==> flow/design.v <==
`timescale 1ns / 1ps
module imageTest#(
           	parameter width = 640/2,  
            parameter height = 480,
			parameter hMaxCount = 640/2 + 16 + 96 + 48,
			parameter vMaxCount = 480 + 10 + 2 + 33,
            localparam c_frame = hMaxCount * vMaxCount/2 - 1
            )(
            input                         clk24,
			input                         rst_n,
			output [18:0]	addr_mem0,
			output reg[47:0]	dout,
			output reg 		we
			);
    reg [18:0] address_mem0;
    reg [31:0]	counter;
    reg step;
    reg [7:0] red0, green0, blue0,red1, green1, blue1;
    reg [7:0] u0,y0,v0,y1, c, d, e;
    reg [31:0] hor, ver, pix;
    integer i,j;
    reg 		we_t;
    assign addr_mem0 = address_mem0;
    initial begin 
        address_mem0 <= 0;
        step <= 0;
        pix <= 0;
        hor <= 0;
        ver <= 0;
    end
    always @ (posedge clk24 or negedge rst_n) begin                                        
        if(~rst_n) begin
            counter <= 0;
        end 
        else begin
            if (counter == c_frame) begin
                counter <= 0;
            end 
            else begin
                counter <= counter + 1;
            end
        end
    end
     always @(posedge clk24 or negedge rst_n) begin : proc_address_mem1                                   
        if(~rst_n) begin
            address_mem0 <= 0;
        end 
        else begin
            if (counter == c_frame) begin 
                address_mem0 <= 0;
            end 
            else begin
                if(step == 1) begin
                    address_mem0 <= address_mem0 + 1;
                end                                  
            end
        end
    end
    always @(posedge clk24 or negedge rst_n) begin : proc_hor_ver                                   
        if(~rst_n) begin
            hor <= 0;
            ver <= 0;
        end 
        else begin
            if (counter == c_frame) begin
                hor <= 0;
                ver <= 0;
            end 
            else begin
                    if (hor == hMaxCount - 1) begin
                        hor <= 0;
                        ver <= ver + 1;
                    end 
                    else begin
                        hor <= hor + 1;
                        if (hor > width/2) begin 
                            dout <= {8'd0,8'd0,8'd255,8'd0,8'd0,8'd255};
                        end
                        else begin 
                            dout <= {8'd255,8'd255,8'd255,8'd255,8'd255,8'd255};
                        end
                    end
            end
        end
    end
    always @(posedge clk24 or negedge rst_n) begin : proc_we                                             
        if(~rst_n) begin
            we <= 0;
            we_t <= 0;
        end 
        else begin
            we <= we_t;
            if (hor < width && ver < height) begin
                we_t <= 1'b1;
            end 
            else begin
                we_t <= 1'b0;
            end
        end
    end
endmodule
; ---- Step by step through the tools: imageTest
; What the tools print for imageTest, step after step.
; Line numbers count from 1 in the design file above.
; Not given: --
[setup]
top = imageTest
clock = clk24
lib = sky130hd
pvt_corner = tt_025C_1v80

; ---- Elaborated design
; Counts by Yosys on the flattened word-level netlist (proc, flatten, opt, wreduce; memories kept). Register bits leave out memories and registers merged into their read ports (data or address). Print and check cells are left out. Cells with the same type and inputs are merged into one.
[classes]
addsub = 3
n_mul = 0
div_mod_pow = 0
n_cmp = 3
eq_ne = 2
shift = 0
mux = 8
logic = 2
n_reduce_logical = 3
[ops]
columns = operator, n
row1 = 32-bit two-way mux, 5
row2 = 32-bit by 1-bit adder with 32-bit output with constant B, 3
row3 = 32-bit by 9-bit less-than comparator with 1-bit output with constant B, 2
row4 = 48-bit two-way mux, 1
row5 = 32-bit by 17-bit == test with 1-bit output with constant B, 1
row6 = 32-bit by 8-bit > comparator with 1-bit output with constant B, 1
row7 = 32-bit by 9-bit == test with 1-bit output with constant B, 1
row8 = 19-bit two-way mux, 1
row9 = 3-bit AND reduction, 1
row10 = 1-bit inverter, 2
row11 = 2-bit nonzero test, 1
row12 = 1-bit logical AND, 1
row13 = 1-bit two-way mux, 1
[bits]
register_bits = 165
latch_bits = 0
ram_bits = 0
romBits = 0
clocked_rd_ports_x_width = 0
n_memories = 0
output_inout_bits = 68
elab_cells = 28

; ---- Depth
; Yosys ltp: most cells in a row. Word level: on the elaborated netlist, between registers, memories and ports. Mapped: between sequential cells and ports; inverters and the memories' decode and read muxes count.
[depth]
depth_word = 3
ABC_AREA = 1
mapped_depth = 11
ltp_nobuf = 11

; ---- Synthesis result
; The flow's flattened synthesis, as Yosys stat reports it; memories are mapped. The netlist is that of the ABC_AREA named above (0 if unset); the other value can give another one.
; The area totals of this step are shown rounded.
[synth_totals]
mapped_cells = 1032
mapped_area_um2 = 6900
seq_area_um2 = 2500
ff_cells = 99
n_buf = 78
[by_type]
columns = cell, n
row1 = sky130_fd_sc_hd__dfrtp_1, 98
row2 = sky130_fd_sc_hd__nand2_1, 319
row3 = sky130_fd_sc_hd__nor2_1, 179
row4 = sky130_fd_sc_hd__buf_4, 66
row5 = sky130_fd_sc_hd__inv_1, 119
row6 = sky130_fd_sc_hd__nand3_1, 59
row7 = sky130_fd_sc_hd__xor2_1, 31
row8 = sky130_fd_sc_hd__nand4_1, 39
row9 = sky130_fd_sc_hd__nor3_1, 33
row10 = sky130_fd_sc_hd__buf_6, 8
row11 = sky130_fd_sc_hd__o21ai_0, 15
row12 = sky130_fd_sc_hd__ha_1, 4
row13 = sky130_fd_sc_hd__nand2_2, 7
row14 = sky130_fd_sc_hd__xnor2_1, 5
row15 = sky130_fd_sc_hd__nor2_8, 2
row16 = sky130_fd_sc_hd__inv_2, 10
row17 = sky130_fd_sc_hd__nor2_4, 3
row18 = sky130_fd_sc_hd__nor2_2, 5
; Not listed: further types 14, cells in them 30.

; ---- Timing after synthesis
; Source: OpenSTA report_checks on the synthesized netlist (no wires, ideal clock, input and output delay 20% of the period each), path of least setup slack; recovery checks are left aside. Register names are those of the netlist, which keeps one name where synthesis merged equal registers.
[synth_path]
path_type = register to output
startpoint = reg (no name shown)
endpoint = out dout[10]
tclk_ps = 3090
launch_ps = 0
arrival_time_ps = 1074
required_ps = 2472
path_slack_ps = 1398
path_delay_ps = 1074
path_stages = 2
n_path_buf = 1
synth_period_reached_ps = 1692
; "path_delay_ps" is the arrival time less input delay plus setup time.
; At an output port there is no setup time.
; "path_stages" counts driving pins, that of a launching flip-flop among them; a cell with two outputs on the path counts twice.
; "synth_period_reached_ps" = period - worst setup slack (recovery checks aside). The figure is calculated, with input and output delays left at 20% of the set period.
[synth_between]
path_cell_list = sky130_fd_sc_hd__edfxtp_1 -> sky130_fd_sc_hd__buf_4
[synth_rtl]
columns = element, line
row1 = end: declaration, 12  ; output reg[47:0] dout,
; No chain of elaborated cells between the ends is given.

; ---- Path in the finished layout
; Path of least setup slack in the final report of run 2 (OpenROAD, finished layout, wires in). Where an end is a register, its clock arrival counts in the times.
; The path's times are printed in steps of 10 ps; the period is the one set.
[layout_path]
path_type = register to register
startpoint = reg counter[1]
endpoint = reg hor[20]
tclk_ps = 1810
setup_time_ps = 110
launch_ps = 380
arrival_time_ps = 2000
required_ps = 2080
path_slack_ps = 80
path_stages = 10
n_path_buf = 1
; Between the ends stands the longest chain of elaborated cells between them, by number of cells; it is not shown to be the way that was timed. Of several equally long chains one is given.
; Each line given opens the expression or statement behind the cell; cells for indexed reads and writes are added by Yosys, which also makes memories of some case tables.
; A register here has more assigning lines than the two given.
[layout_between]
path_cell_list = sky130_fd_sc_hd__dfrtp_1 -> sky130_fd_sc_hd__ha_1 -> sky130_fd_sc_hd__nand2_2 -> sky130_fd_sc_hd__nor2_4 -> sky130_fd_sc_hd__nand3_1 -> sky130_fd_sc_hd__nor2_1 -> sky130_fd_sc_hd__nand2_2 -> sky130_fd_sc_hd__inv_4 -> sky130_fd_sc_hd__buf_12 -> sky130_fd_sc_hd__nor2_1
elab_chain_cells = 2
cells_between = 2
classes_between = 1 x eq/ne; 1 x mux
[layout_rtl]
columns = element, line
row1 = start: declaration, 16  ; reg [31:0] counter;
row2 = start: assignment, 33  ; counter <= 0;
row3 = start: assignment, 40  ; counter <= counter + 1;
row4 = 32-bit by 17-bit == test with 1-bit output, 65  ; if (counter == c_frame) begin
row5 = 32-bit two-way mux, 65
row6 = end: assignment, 66  ; hor <= 0;
row7 = end: assignment, 75  ; hor <= hor + 1;
row8 = end: declaration, 20  ; reg [31:0] hor, ver, pix;

; Flow measurements of imageTest on sky130hd: 2 stored runs with different settings, listed in no order. Input and output delays are each 20% of the period that was set; the output load is 0.01 pF.
; "period_reached_ps" means the clock period less the worst setup slack. The figure is calculated, with input and output delays left at 20% of the set period.
; "worst_setup_path_time_ps" = time allowed to the worst setup path (clock period - input delay - output delay, where it has them) - its slack; a late launch clock adds to it, a late capture clock takes from it.
; "design_power_uw" rests on the timing tool's default activity at the inputs, not on a simulated workload.
; "worst_setup_path_time_ps" is given in steps of 10 ps.
; The measured numbers are rounded.

[run 1: settings]
period_ns = 1.57
CORE_UTILIZATION = 61
CORE_ASPECT_RATIO = 0.81
CORE_MARGIN = 8
CELL_PAD_IN_SITES_DETAIL_PLACEMENT = 0
CTS_CLUSTER_SIZE = 10
CAP_MARGIN = 10
MIN_ROUTING_LAYER = met2
SLEW_MARGIN = 20
[run 1: results]
outcome = stopped before the end: routing reported GRT-0232

[run 2: settings]
period_ns = 1.81
CORE_UTILIZATION = 63
SETUP_SLACK_MARGIN = -0.08
PLACE_DENSITY_LB_ADDON = 0.05
ABC_AREA = 1
CTS_CLUSTER_DIAMETER = 78
CAP_MARGIN = 20
CORE_MARGIN = 2
SLEW_MARGIN = 20
[run 2: results]
final_die_area_um2 = 12000
fin_ws_ps = 84
final_util_pct = 69
design_power_uw = 4000
yosys.chip_area_um2 = 6900
period_reached_ps = 1726
worst_setup_path_time_ps = 1730
worstPathKind = register to register
post_route_stdcell_area_um2 = 7400
total_negative_slack_ps = 0
