==> flow/design.v <==
`timescale 1ns / 1ps
module OV7670_config #(
	parameter CLK_FREQ = 25000000
	)(
	input clk,     
	input clk_en,  
	input rst_n,   
	input SCCB_interface_ready,
	input [15:0] rom_data,
	input start,
	output reg [7:0] rom_addr,
	output reg done,
	output reg [7:0] SCCB_interface_addr,
	output reg [7:0] SCCB_interface_data,
	output reg SCCB_interface_start
);
    localparam IDLE ='b00;
    localparam SEND_CMD ='b01;
    localparam DONE ='b10;
    localparam TIMER ='b11;
	reg [1:0] state;
	reg [1:0] return_state;
	reg [31:0] timert;
	always @(posedge clk or negedge rst_n) begin : proc_state
		if(~rst_n) begin
			state <= IDLE;
		end 
		else if(clk_en) begin
			case (state)
				IDLE:   
				    begin
                       state <= start ? SEND_CMD : IDLE;
                    end
				SEND_CMD: 
				    begin
					    case (rom_data)
                            16'hFFFF: 
                                begin
                                    state <= DONE;
                                end
                            16'hFFF0: 
                                begin
                                    state <= TIMER;
                                end
                            default: 
                                begin
                                    if (SCCB_interface_ready) begin
                                        state <= TIMER;
                                    end
                                end 
					    endcase
				    end
				DONE: 
                    begin
                        state <= IDLE;
                    end
				TIMER: 
                    begin
                        state <= (timert == 0) ? return_state : TIMER;
                    end
				default : 
                    begin
                    end
			endcase
		end
	end
	always @(posedge clk or negedge rst_n) begin : proc_return_state
		if(~rst_n) begin
			return_state <= IDLE;
		end 
		else if(clk_en) begin
			case (state)
				IDLE: 
                    begin
                    end
				SEND_CMD: 
                    begin
                        case (rom_data)
                            16'hFFFF: 
                                begin
                                end
                            16'hFFF0: 
                                begin
                                    return_state <= SEND_CMD;
                                end
                            default: 
                                begin
                                    if (SCCB_interface_ready) begin
                                        return_state <= SEND_CMD;
                                    end
                                end 
                        endcase
                    end
				DONE: 
                    begin
                    end
				TIMER: 
                    begin
                    end
				default : 
                    begin
                    end
			endcase
		end
	end
	always @(posedge clk or negedge rst_n) begin : proc_rom_addr
		if(~rst_n) begin
			rom_addr <= 0;
		end 
		else if(clk_en) begin
			case (state)
				IDLE: 
                    begin
                        rom_addr <= 0;
                    end
				SEND_CMD: 
                    begin
                        case (rom_data)
                            16'hFFFF: 
                                begin
                                end
                            16'hFFF0: 
                                begin
                                    rom_addr <= rom_addr + 1;
                                end
                            default: 
                                begin
                                    if (SCCB_interface_ready) begin
                                        rom_addr <= rom_addr + 1;
                                    end
                                end 
                        endcase
                    end
				DONE: 
                    begin
                    end
				TIMER: 
                    begin
                    end
				default: 
                    begin
                    end
			endcase
		end
	end
	always @(posedge clk or negedge rst_n) begin : proc_done
		if(~rst_n) begin
			done <= 0;
		end 
		else if(clk_en) begin
			case (state)
				IDLE: 
                    begin
                        done <= start ? 0 : done;
                    end
				SEND_CMD: 
                    begin
                    end
				DONE: 
                    begin
                        done <= 1;
                    end
				TIMER: 
                    begin
                    end
				default : 
                    begin
                    end
			endcase
		end
	end
	always @(posedge clk or negedge rst_n) begin : proc_SCCB_interface_addr
		if(~rst_n) begin
			SCCB_interface_addr <= 0;
		end 
		else if(clk_en) begin
			case (state)
				IDLE: 
                    begin
                    end
				SEND_CMD: 
                    begin
                        case (rom_data)
                            16'hFFFF: 
                                begin
                                end
                            16'hFFF0: 
                                begin
                                end
                            default: 
                                begin
                                    if (SCCB_interface_ready) begin
                                        SCCB_interface_addr <= rom_data[15:8];
                                    end
                                end 
                        endcase
                    end
				DONE: 
                    begin
                    end
				TIMER: 
                    begin
                    end
				default : 
                    begin
                    end
			endcase
		end
	end
	always @(posedge clk or negedge rst_n) begin : proc_SCCB_interface_data
		if(~rst_n) begin
			SCCB_interface_data <= 0;
		end 
		else if(clk_en) begin
			case (state)
				IDLE: 
                    begin
                    end
				SEND_CMD: 
                    begin
                        case (rom_data)
                            16'hFFFF: 
                                begin
                                end
                            16'hFFF0: 
                                begin
                                end
                            default: 
                                begin
                                    if (SCCB_interface_ready) begin
                                        SCCB_interface_data <= rom_data[7:0];
                                    end
                                end 
                        endcase
                    end
				DONE: 
                    begin
                    end
				TIMER: 
                    begin
                    end
				default : 
                    begin
                    end
			endcase
		end
	end
	always @(posedge clk or negedge rst_n) begin : proc_SCCB_interface_start
		if(~rst_n) begin
			SCCB_interface_start <= 0;
		end 
		else if(clk_en) begin
			case (state)
				IDLE: 
                    begin
                    end
				SEND_CMD: 
                    begin
                        case (rom_data)
                            16'hFFFF: 
                                begin
                                end
                            16'hFFF0:
                                begin
                                end
                            default: 
                                begin
                                    if (SCCB_interface_ready) begin
                                        SCCB_interface_start <= 1;
                                    end
                                end 
                        endcase
                    end
				DONE: 
                    begin
                    end
				TIMER: 
                    begin
                        SCCB_interface_start <= 0;
                    end
				default : 
                    begin
                    end
			endcase
		end
	end
	always @(posedge clk or negedge rst_n) begin : proc_timert
		if(~rst_n) begin
			timert <= 0;
		end 
		else if(clk_en) begin
			case (state)
				IDLE: 
                    begin
                    end
				SEND_CMD: 
                    begin
                        case (rom_data)
                            16'hFFFF: 
                                begin
                                end
                            16'hFFF0: 
                                begin
                                    timert <= (CLK_FREQ/100);
                                end
                            default: 
                                begin
                                    if (SCCB_interface_ready) begin
                                        timert <= 0;
                                    end
                                end 
                        endcase
                    end
				DONE: 
                    begin
                    end
				TIMER: 
                    begin
                        timert <= (timert == 0) ? 0 : timert - 1;
                    end
				default : 
                    begin
                    end
			endcase
		end
	end
endmodule : OV7670_config
== Tool chain data of OV7670_config ==
The steps from the RTL of OV7670_config to its reports follow in flow order.
Line numbers count from 1 in the design file above.
A cell with - has no value.
Design
  design top: OV7670_config
  clock input: clk
  standard-cell library: sky130hd
  corner: tt_025C_1v80

== Word level ==
Counts by Yosys on the flattened word-level netlist (proc, flatten, opt, wreduce; memories kept). Register bits leave out memories and registers merged into their read ports (data or address). Print and check cells are left out. Cells with the same type and inputs are merged into one.
Word-level totals
  bits of input ports: 21
  flip-flop bits (word level): 62
  output and inout bits: 26
  word-level cells: 57
Operators by class
  equal/unequal tests: 11
  muxes and demuxes: 19
  add/subtract/negate cells: 2
  reductions and logical operators: 15
  bitwise operators: 2
Operators with widths (count)
  case mux 32 bit (select 2 bit): 2
  2-to-1 mux 32 bit: 2
  equality test 16 bit with constant B: 2
  subtractor 32 x 1 -> 32 bit with constant B: 1
  zero test 32 bit: 1
  case mux 8 bit (select 2 bit): 2
  AND reduction 4 bit: 5
  != test 2 bit with constant B: 4
  nonzero test 2 bit: 4
  adder 8 x 1 -> 8 bit with constant B: 1
  case mux 2 bit (select 4 bit): 1
  2-to-1 mux 8 bit: 1
  case mux 2 bit (select 2 bit): 2
  AND reduction 3 bit: 2
  2-to-1 mux 2 bit: 3
  equality test 2 bit with constant B: 2
  != test 4 bit with constant B: 1
  nonzero test 4 bit: 1
  case mux 1 bit (select 2 bit): 2
  2-to-1 mux 1 bit: 4
  != test 3 bit with constant B: 1
  inverter 1 bit: 2
  equality test 2 x 1 -> 1 bit with constant B: 1
  zero test 2 bit: 1
  OR reduction 2 bit: 1

== Logic depth ==
Longest topological path by Yosys (ltp), each cell counted once; first at word level (registers and memories cut), then after technology mapping (sequential cells cut; the memories' decode and read muxes count).
Logic depth
  depth in word-level cells: 4
  ABC_AREA: 0
  mapped depth: 8
  gate-level depth less buffers: 7

== After synthesis ==
The flow's flattened synthesis, as Yosys stat reports it; memories are mapped. The netlist is that of the ABC_AREA named above (0 if unset); the other value can give another one.
Mapped netlist
  area of sequential cells: 0.0015265 mm^2
  mapped area: 0.0033482 mm^2
  buffers: 13
  flip-flop cells: 61
  standard cells after synthesis: 341
Cell types
  sky130_fd_sc_hd__dfrtp_1: count 61, total area 1.53E+03 um^2
  sky130_fd_sc_hd__a21oi_1: count 38, total area 190.182 um^2
  sky130_fd_sc_hd__mux2_2: count 16, total area 180.173 um^2
  sky130_fd_sc_hd__nand2_1: count 27, total area 101.347 um^2
  sky130_fd_sc_hd__or4_1: count 13, total area 97.594 um^2
  sky130_fd_sc_hd__o31ai_1: count 11, total area 82.579 um^2
  sky130_fd_sc_hd__nand4_1: count 13, total area 81.328 um^2
  sky130_fd_sc_hd__or3_1: count 13, total area 81.328 um^2
  sky130_fd_sc_hd__o21ai_0: count 15, total area 75.072 um^2
  sky130_fd_sc_hd__nor3_1: count 13, total area 65.062 um^2
  sky130_fd_sc_hd__a31oi_1: count 10, total area 62.56 um^2
  sky130_fd_sc_hd__nor2_1: count 13, total area 48.797 um^2
  sky130_fd_sc_hd__ha_1: count 3, total area 37.536 um^2
  sky130_fd_sc_hd__a22o_1: count 4, total area 35.034 um^2
  sky130_fd_sc_hd__a31o_2: count 4, total area 35.034 um^2
  sky130_fd_sc_hd__inv_1: count 9, total area 33.782 um^2
  sky130_fd_sc_hd__nor4_1: count 5, total area 31.28 um^2
  sky130_fd_sc_hd__nand3_1: count 6, total area 30.029 um^2
Other cell types: 37; their cells: 67.

== Path before layout ==
Source: OpenSTA report_checks on the synthesized netlist (no wires, ideal clock, input and output delay 20% of the period each), path of least setup slack; recovery checks are left aside. Register names are those of the netlist, which keeps one name where synthesis merged equal registers.
Timing after synthesis
  path type: input to register
  start point: in rom_data[0]
  end point: reg timert[19]
  setup time: 134 ps
  delay of the path: 2059 ps
  buffers on the path: 2
  period: 2650 ps
  input delay: 530 ps
  slack: 60 ps
  stages: 7
  launch time at the first pin: 530 ps
  required time: 2516 ps
  data arrival time: 2455 ps
  period reached after synthesis: 2590 ps
"delay of the path" = arrival - input delay + setup time.
"stages": output pins that drive a net of the path, with the launching flip-flop's if there is one; two outputs of one cell count as two.
"period reached after synthesis" = period - worst setup slack (recovery checks aside). The figure is calculated, with input and output delays left at 20% of the set period.
Between the ends stands the longest chain of elaborated cells between them, by number of cells; it is not shown to be the way that was timed. Of several equally long chains one is given.
Each line given opens the expression or statement behind the cell; cells for indexed reads and writes are added by Yosys, which also makes memories of some case tables.
At most two assigning lines are given for a register; there are more.
On the way, after synthesis
  cell sequence: sky130_fd_sc_hd__or4_4 > sky130_fd_sc_hd__buf_6 > sky130_fd_sc_hd__o41a_1 > sky130_fd_sc_hd__or3_1 > sky130_fd_sc_hd__a21oi_4 > sky130_fd_sc_hd__buf_4 > sky130_fd_sc_hd__a21oi_1
  cells in the longest elaborated chain: 3
  elaborated cells between the ends (all ways): 7
  those cells by class: 4 x eq/ne; 2 x mux; 1 x reduce/logical
Ends and longest elaborated chain, after synthesis
  start: declaration: line 9  | input [15:0] rom_data,
  equality test 16 bit: line 298  | case (rom_data)
  case mux 32 bit (select 2 bit): line 298
  case mux 32 bit (select 2 bit): line 292  | case (state)
  end: assignment: line 304  | timert <= (CLK_FREQ/100);
  end: assignment: line 319  | timert <= (timert == 0) ? 0 : timert - 1;
  end: declaration: line 23  | reg [31:0] timert;

== Path in the finished layout ==
From the final timing report of run 1: the path of least setup slack in the routed layout; clock arrival at registers is part of the times.
The path's times are printed in steps of 10 ps; the period is the one set.
Timing after layout
  path type: input to register
  start point: in rom_data[1]
  end point: reg timert[31]
  input delay: 770 ps
  period: 3840 ps
  slack: 840 ps
  buffers on the path: 2
  launch time at the first pin: 770 ps
  required time: 4070 ps
  data arrival time: 3230 ps
  stages: 7
  setup time: 130 ps
Between the ends stands the longest chain of elaborated cells between them, by number of cells; it is not shown to be the way that was timed. Of several equally long chains one is given.
At most two assigning lines are given for a register; there are more.
On the way, after layout
  cell sequence: sky130_fd_sc_hd__clkdlybuf4s50_1 > sky130_fd_sc_hd__or4_4 > sky130_fd_sc_hd__o41a_1 > sky130_fd_sc_hd__or3_1 > sky130_fd_sc_hd__a21oi_4 > sky130_fd_sc_hd__buf_4 > sky130_fd_sc_hd__a21oi_1
  cells in the longest elaborated chain: 3
  elaborated cells between the ends (all ways): 7
  those cells by class: 4 x eq/ne; 2 x mux; 1 x reduce/logical
Ends and longest elaborated chain, after layout
  start: declaration: line 9  | input [15:0] rom_data,
  equality test 16 bit: line 298  | case (rom_data)
  case mux 32 bit (select 2 bit): line 298
  case mux 32 bit (select 2 bit): line 292  | case (state)
  end: assignment: line 304  | timert <= (CLK_FREQ/100);
  end: assignment: line 319  | timert <= (timert == 0) ? 0 : timert - 1;
  end: declaration: line 23  | reg [31:0] timert;

## Implementation results

Module OV7670_config, platform sky130hd: 2 stored runs of the flow (Yosys, OpenROAD) with differing settings, in no particular order. Input and output delays are each 20% of the period that was set; the output load is 0.01 pF.
"period achieved" = clock period - worst setup slack. The figure is calculated, with input and output delays left at 20% of the set period.
"critical setup path time" = time allowed to the worst setup path (clock period - input delay - output delay, where it has them) - its slack; a late launch clock adds to it, a late capture clock takes from it.
"power consumption" is the tool's figure for a default switching activity; nothing was simulated.
"critical setup path time" is given in steps of 10 ps.

==> run 1: settings <==
{ "period_ns": 3.84, "CORE_UTILIZATION": 30, "PLACE_DENSITY": 0.38, "CELL_PAD_IN_SITES_GLOBAL_PLACEMENT": 0, "ABC_AREA": 0, "GPL_TIMING_DRIVEN": 1, "CTS_CLUSTER_DIAMETER": 325, "CAP_MARGIN": 20, "SLEW_MARGIN": 40, "CORE_MARGIN": 2 }
==> run 1: results <==
overall die area: 0.012022 mm^2
post-synthesis cell area: 0.0033482 mm^2
power consumption: 2995 µW
worst setup slack after layout: 836 ps
period achieved: 3004 ps
utilization: 0.383
post-route setup TNS: 0 ps
critical setup path time: 2240 ps
critical path kind: input to register
area of the standard cells in the finished layout: 0.0041752 mm^2

==> run 2: settings <==
{ "period_ns": 3.13, "CORE_UTILIZATION": 27, "SETUP_SLACK_MARGIN": 0.01, "PLACE_DENSITY_LB_ADDON": 0.01, "CAP_MARGIN": 20, "CORE_MARGIN": 2, "SLEW_MARGIN": 20 }
==> run 2: results <==
area of the standard cells in the finished layout: 0.0045894 mm^2
utilization: 0.38
post-synthesis cell area: 0.0033482 mm^2
overall die area: 0.0133079 mm^2
critical setup path time: 2210 ps
critical path kind: input to register
worst setup slack after layout: 295 ps
power consumption: 4271 µW
post-route setup TNS: 0 ps
period achieved: 2835 ps
